==> flow/design.v <==
`timescale 1ns/10ps
module tdc(clk, rst, start, stop, out, data_valid);
  input clk, rst;
  input start, stop;
  output reg [15:0] out  = 15'h0;
  output reg data_valid = 1'b0;
  reg [2:0] FSM = 3'h0;
  always@(posedge clk)
  begin
    case(FSM)
    3'h0:
        begin
      out = 15'h0;
      if(start == 1) FSM <= 3'h1;
      end
    3'h1:
        begin
      out <= out+1;
      if(~stop) FSM<= 3'h2;
      end
    3'h2:
      begin
      out <= out+1;
      if(stop)
      begin
        FSM <=3'h3;
        data_valid <= 1'b1;
        end
      end
    3'h3:
        begin
      FSM <= 3'h0;
      data_valid <= 1'b0;
      end
  endcase
  end
endmodule
module delay(clk, rst,start,out,delay_size);
input clk;
input rst;
input start;
input [15:0] delay_size;
output reg out = 1'b0;
reg [15:0] counter = 16'h0;
reg [2:0] FSM = 3'h0;
always @ ( posedge clk ) begin
  case (FSM)
    3'h0:
      begin
      out <= 1'b0;
      if(start) begin
       counter <= delay_size;  
       FSM <= 3'h1;
       end
      end
    3'h1:
    begin
      counter <= counter - 1;
      if(counter == 15'h1) begin
        out <= 1'b1;
        FSM <= 3'h0;
      end
      if(~rst) FSM <= 3'h0;
    end
  endcase
end
endmodule
module daq(clk, rst, s1, s2, sg, delS1_SIZE, delS2_SIZE, FAKESTOP_SIZE, tdc_out, trig_out, data_valid);
  input clk, rst;
  input s1, s2, sg;
  input [15:0] delS1_SIZE;
  input [15:0] delS2_SIZE;
  input [15:0] FAKESTOP_SIZE;
  output [15:0] tdc_out;
  output [15:0] trig_out;
  output data_valid;
  wire trigger;
  wire true_stop,fake_stop,stop;
  wire sync_s1,sync_s2,sync_sg;
  reg [15:0] delSG_SIZE = 16'd5;
  assign trigger = sync_s1 && sync_sg && ~sync_s2;
  assign true_stop = ~sync_s1 && ~sync_s2 && sync_sg;
  assign stop = true_stop || fake_stop;
  delay delayS1(.clk(clk), .rst(rst), .start(s1), .out(sync_s1), .delay_size(delS1_SIZE));
  delay delayS2(.clk(clk), .rst(rst), .start(s2), .out(sync_s2), .delay_size(delS2_SIZE));
  delay delaySG(.clk(clk), .rst(rst), .start(sg), .out(sync_sg), .delay_size(delSG_SIZE));
  delay gate_stop(.clk(clk), .rst(rst || ~true_stop), .start(trigger), .out(fake_stop), .delay_size(FAKESTOP_SIZE));
  tdc tdc1(.clk(clk),.rst(rst),.start(trigger),.stop(stop),.out(tdc_out),.data_valid(data_valid));
endmodule
=== Tool chain data of daq ===
What the tools print for daq, step after step.
Line numbers count from 1 in the design file above.
Operators: Yosys type, input widths -> output width; for muxes data width and select width s.
Library cell names are shortened.
A cell with - has no value.

* Design top: daq
* Clock input: clk
* Standard-cell library: sky130hd
* Corner: tt_025C_1v80

=== Word level ===
Source: Yosys, flattened and elaborated, memories not mapped. Widths are those after wreduce. Registers that Yosys merges into a memory's read port (data or address) are not register bits. Print and check cells do not count. Equal cells are merged and count once.

* Add/subtract/negate cells: 5
* Equality and inequality tests: 26
* Multiplexer cells: 38
* Bitwise gates (word level): 3
* Reduce/logical cells: 33

{| class="wikitable"
|+ Operators with widths
! operator !! number
|-
| $pmux 16 s2 || 5
|-
| $sub 16x1->16 const B || 4
|-
| $eq 16x1->1 const B || 4
|-
| $mux 16 || 4
|-
| $mux 3 || 14
|-
| $pmux 3 s2 || 4
|-
| $reduce_and 2->1 || 9
|-
| $add 16x1->16 const B || 1
|-
| $eq 3x1->1 const B || 5
|-
| $logic_not 3->1 || 5
|-
| $ne 2x2->1 const B || 7
|-
| $reduce_bool 2->1 || 6
|-
| $ne 3x2->1 const B || 4
|-
| $reduce_and 3->1 || 4
|-
| $pmux 3 s4 || 1
|-
| $pmux 1 s2 || 5
|-
| $ne 2x1->1 const B || 4
|-
| $eq 3x2->1 const B || 2
|-
| $mux 1 || 5
|-
| $logic_and 1x1->1 || 4
|-
| $reduce_and 4->1 || 1
|-
| $reduce_bool 4->1 || 1
|-
| $not 1->1 || 3
|-
| $logic_or 1x1->1 || 2
|-
| $reduce_or 2->1 || 1
|}

* Flip-flop bits (word level): 100

=== Longest topological paths ===
Yosys ltp: most cells in a row. Word level: on the elaborated netlist, between registers, memories and ports. Mapped: between sequential cells and ports; inverters and the memories' decode and read muxes count.

* Depth after elaboration: 7
* ABC_AREA: 0
* Mapped depth: 6

=== After synthesis ===
Source: synth_stat.txt of the flow (Yosys; design flattened, memories mapped). It holds for the ABC_AREA given above (unset counts as 0); a run with the other value may have another netlist.
The area totals of this step are shown rounded.

{| class="wikitable"
|+ Cell types
! cell type !! number
|-
| edfxtp_1 || 91
|-
| xor2_1 || 35
|-
| nor2_1 || 70
|-
| a21oi_1 || 39
|-
| ha_1 || 14
|-
| xnor2_1 || 18
|-
| buf_4 || 16
|-
| nand2_1 || 25
|-
| nor4_4 || 4
|-
| and2_1 || 13
|-
| inv_1 || 20
|-
| nand3_1 || 14
|-
| nor4_1 || 11
|-
| nor3_1 || 13
|-
| o21ai_0 || 13
|-
| a31oi_1 || 10
|-
| nand2b_1 || 8
|-
| nand4_1 || 8
|}

Other cell types: 24; their cells: 73.

* Cell count: 495
* Chip area (Yosys): 5230 µm²
* Area of sequential cells: 2730 µm²
* Flip-flops: 91
* Buffer cells: 28

By module: a second synthesis without flattening, with its own total; a netlist apart from the flattened one above.

* Cell total of the unflattened synthesis: 517
* Area (unflattened synthesis): 5320 µm²

Each row is one instance without its submodules.

{| class="wikitable"
|+ Modules
! module !! instances !! cells !! area (µm²)
|-
| delay || 4 || 100 || 1020
|-
| tdc || 1 || 95 || 1060
|-
| daq || 1 || 22 || 163
|}

=== Worst setup path after synthesis ===
Path of least setup slack by OpenSTA after synthesis, without wires, with an ideal clock, recovery checks aside; 20% of the period is set as input and as output delay. Where synthesis merged equal registers, the netlist keeps one of their names.

* Path kind: flip-flop to flip-flop
* Start point: register delayS2.counter[0]
* End point: register delayS2.counter[12]
* Clock period: 1.78 ns
* Arrival: 1.527 ns
* Setup slack: -0.017 ns
* Path delay: 1.797 ns
* Stages on the path: 7
* Path buffers: 0
* Synthesis period reached: 1.797 ns

"path delay" = arrival - input delay + setup time.
"stages on the path" counts driving pins, that of a launching flip-flop among them; a cell with two outputs on the path counts twice.
"synthesis period reached" = period - worst setup slack (recovery checks aside). The figure is calculated, with input and output delays left at 20% of the set period.
The rows between start and end are the longest chain of elaborated cells between them; the timing report does not say that the signal goes this way. Where chains are equally long, one stands for them.
Each line given opens the expression or statement behind the cell; cells for indexed reads and writes are added by Yosys, which also makes memories of some case tables.

* Path through: edfxtp_1 -> inv_1 -> ha_1 -> nor3b_1 -> nand4b_1 -> xor2_1 -> a21oi_1
* Cells in the longest elaborated chain: 2
* Elaborated cells between the ends (all ways): 2
* RTL lines with such cells: 2
* Those cells by class: 1 x add/sub; 1 x mux

{| class="wikitable"
|+ RTL lines, path after synthesis
! what !! RTL line !! text
|-
| start, declared || 44 || <nowiki>reg [15:0] counter = 16'h0;</nowiki>
|-
| start, assigned || 52 || <nowiki>counter <= delay_size;</nowiki>
|-
| start, assigned || 58 || <nowiki>counter <= counter - 1;</nowiki>
|-
| $sub 16x1->16 || 58 ||
|-
| $pmux 16 s2 || 47 || <nowiki>case (FSM)</nowiki>
|-
| end, assigned || 52 ||
|-
| end, assigned || 58 ||
|-
| end, declared || 44 ||
|}

=== Timing after layout ===
Path of least setup slack in the final report of run 1 (OpenROAD, finished layout, wires in). Where an end is a register, its clock arrival counts in the times.

* Path kind: flip-flop to flip-flop
* Start point: register delayS2.counter[0]
* End point: register delayS2.counter[14]
* Clock period: 3.27 ns
* Arrival: 2.21 ns
* Setup slack: 1.14 ns
* Stages on the path: 7
* Path buffers: 0

The rows between start and end are the longest chain of elaborated cells between them; the timing report does not say that the signal goes this way. Where chains are equally long, one stands for them.

* Path through: edfxtp_1 -> inv_1 -> ha_1 -> nor3b_1 -> nand4_1 -> xor2_1 -> a21oi_1
* Cells in the longest elaborated chain: 2
* Elaborated cells between the ends (all ways): 2
* RTL lines with such cells: 2
* Those cells by class: 1 x add/sub; 1 x mux

{| class="wikitable"
|+ RTL lines, path post-layout
! what !! RTL line !! text
|-
| start, declared || 44 || <nowiki>reg [15:0] counter = 16'h0;</nowiki>
|-
| start, assigned || 52 || <nowiki>counter <= delay_size;</nowiki>
|-
| start, assigned || 58 || <nowiki>counter <= counter - 1;</nowiki>
|-
| $sub 16x1->16 || 58 ||
|-
| $pmux 16 s2 || 47 || <nowiki>case (FSM)</nowiki>
|-
| end, assigned || 52 ||
|-
| end, assigned || 58 ||
|-
| end, declared || 44 ||
|}

Top module daq; platform sky130hd; tools Yosys and OpenROAD; 2 stored runs in no particular order. Input and output delays are each 20% of the period that was set; the output load is 0.01 pF.
"achieved clock period": clock period set for the run, less the worst setup slack. It is reckoned from that one timing run; input and output delays stay at 20% of the period that was set.
"worst setup path time": the worst setup path's part of the clock period (all of it between registers, 20% less for each end at a port) less its slack. A launch clock that arrives late makes it longer, a capture clock that arrives late makes it shorter.
"power" rests on the timing tool's default activity at the inputs, not on a simulated workload.
Measured values are rounded.

Run 1
==> flow/run.sh <==
#!/bin/bash
# the make line also repeats the synthesis and layout settings of config.mk as NAME=value (left out here)
make -C /OpenROAD-flow-scripts/flow DESIGN_CONFIG=/design/flow/config.mk WORK_HOME=/design/flow/orfs CLKGATE_MAP_FILE= finish
==> flow/config.mk <==
export PLATFORM = sky130hd
export DESIGN_NAME = daq
export DESIGN_NICKNAME = daq
export VERILOG_FILES = /design/flow/design.v
export SDC_FILE = /design/flow/constraint.sdc
export NUM_CORES = 4
export LEC_CHECK = 0
export CAP_MARGIN = 25
export CELL_PAD_IN_SITES_DETAIL_PLACEMENT = 1
export CELL_PAD_IN_SITES_GLOBAL_PLACEMENT = 3
export CORE_ASPECT_RATIO = 1.27
export CORE_MARGIN = 7
export CORE_UTILIZATION = 38
export CTS_CLUSTER_SIZE = 46
export GPL_ROUTABILITY_DRIVEN = 1
export MIN_ROUTING_LAYER = met1
export SETUP_SLACK_MARGIN = 0.12
export SLEW_MARGIN = 20
export TNS_END_PERCENT = 75
==> flow/constraint.sdc <==
create_clock -name core_clock -period 3.27 [get_ports {clk}]
set_input_delay 0.6540 -clock core_clock [delete_from_list [all_inputs] [get_ports {clk}]]
set_output_delay 0.6540 -clock core_clock [all_outputs]
set_load 0.01 [all_outputs]

==> results of run 1 <==
chip area after synthesis (Yosys): 5230 µm²
die area: 17300 µm²
utilization: 47.2 %
worst setup slack after layout: 1.14 ns
worst hold slack: 0.635 ns
power: 5010 µW
achieved clock period: 2.126 ns
worst setup path time: 2.13 ns
worst setup path kind: flip-flop to flip-flop

Run 2
==> flow/run.sh <==
#!/bin/bash
# the make line also repeats the synthesis and layout settings of config.mk as NAME=value (left out here)
make -C /OpenROAD-flow-scripts/flow DESIGN_CONFIG=/design/flow/config.mk WORK_HOME=/design/flow/orfs CLKGATE_MAP_FILE= finish
==> flow/config.mk <==
export PLATFORM = sky130hd
export DESIGN_NAME = daq
export DESIGN_NICKNAME = daq
export VERILOG_FILES = /design/flow/design.v
export SDC_FILE = /design/flow/constraint.sdc
export NUM_CORES = 4
export LEC_CHECK = 0
export CAP_MARGIN = 20
export CORE_MARGIN = 2
export CORE_UTILIZATION = 40
export SLEW_MARGIN = 20
==> flow/constraint.sdc <==
create_clock -name core_clock -period 1.25 [get_ports {clk}]
set_input_delay 0.2500 -clock core_clock [delete_from_list [all_inputs] [get_ports {clk}]]
set_output_delay 0.2500 -clock core_clock [all_outputs]
set_load 0.01 [all_outputs]

==> results of run 2 <==
chip area after synthesis (Yosys): 5230 µm²
die area: 14000 µm²
utilization: 71.5 %
worst setup slack after layout: -0.520 ns
worst hold slack: 0.590 ns
power: 18800 µW
achieved clock period: 1.770 ns
worst setup path time: 1.77 ns
worst setup path kind: flip-flop to flip-flop
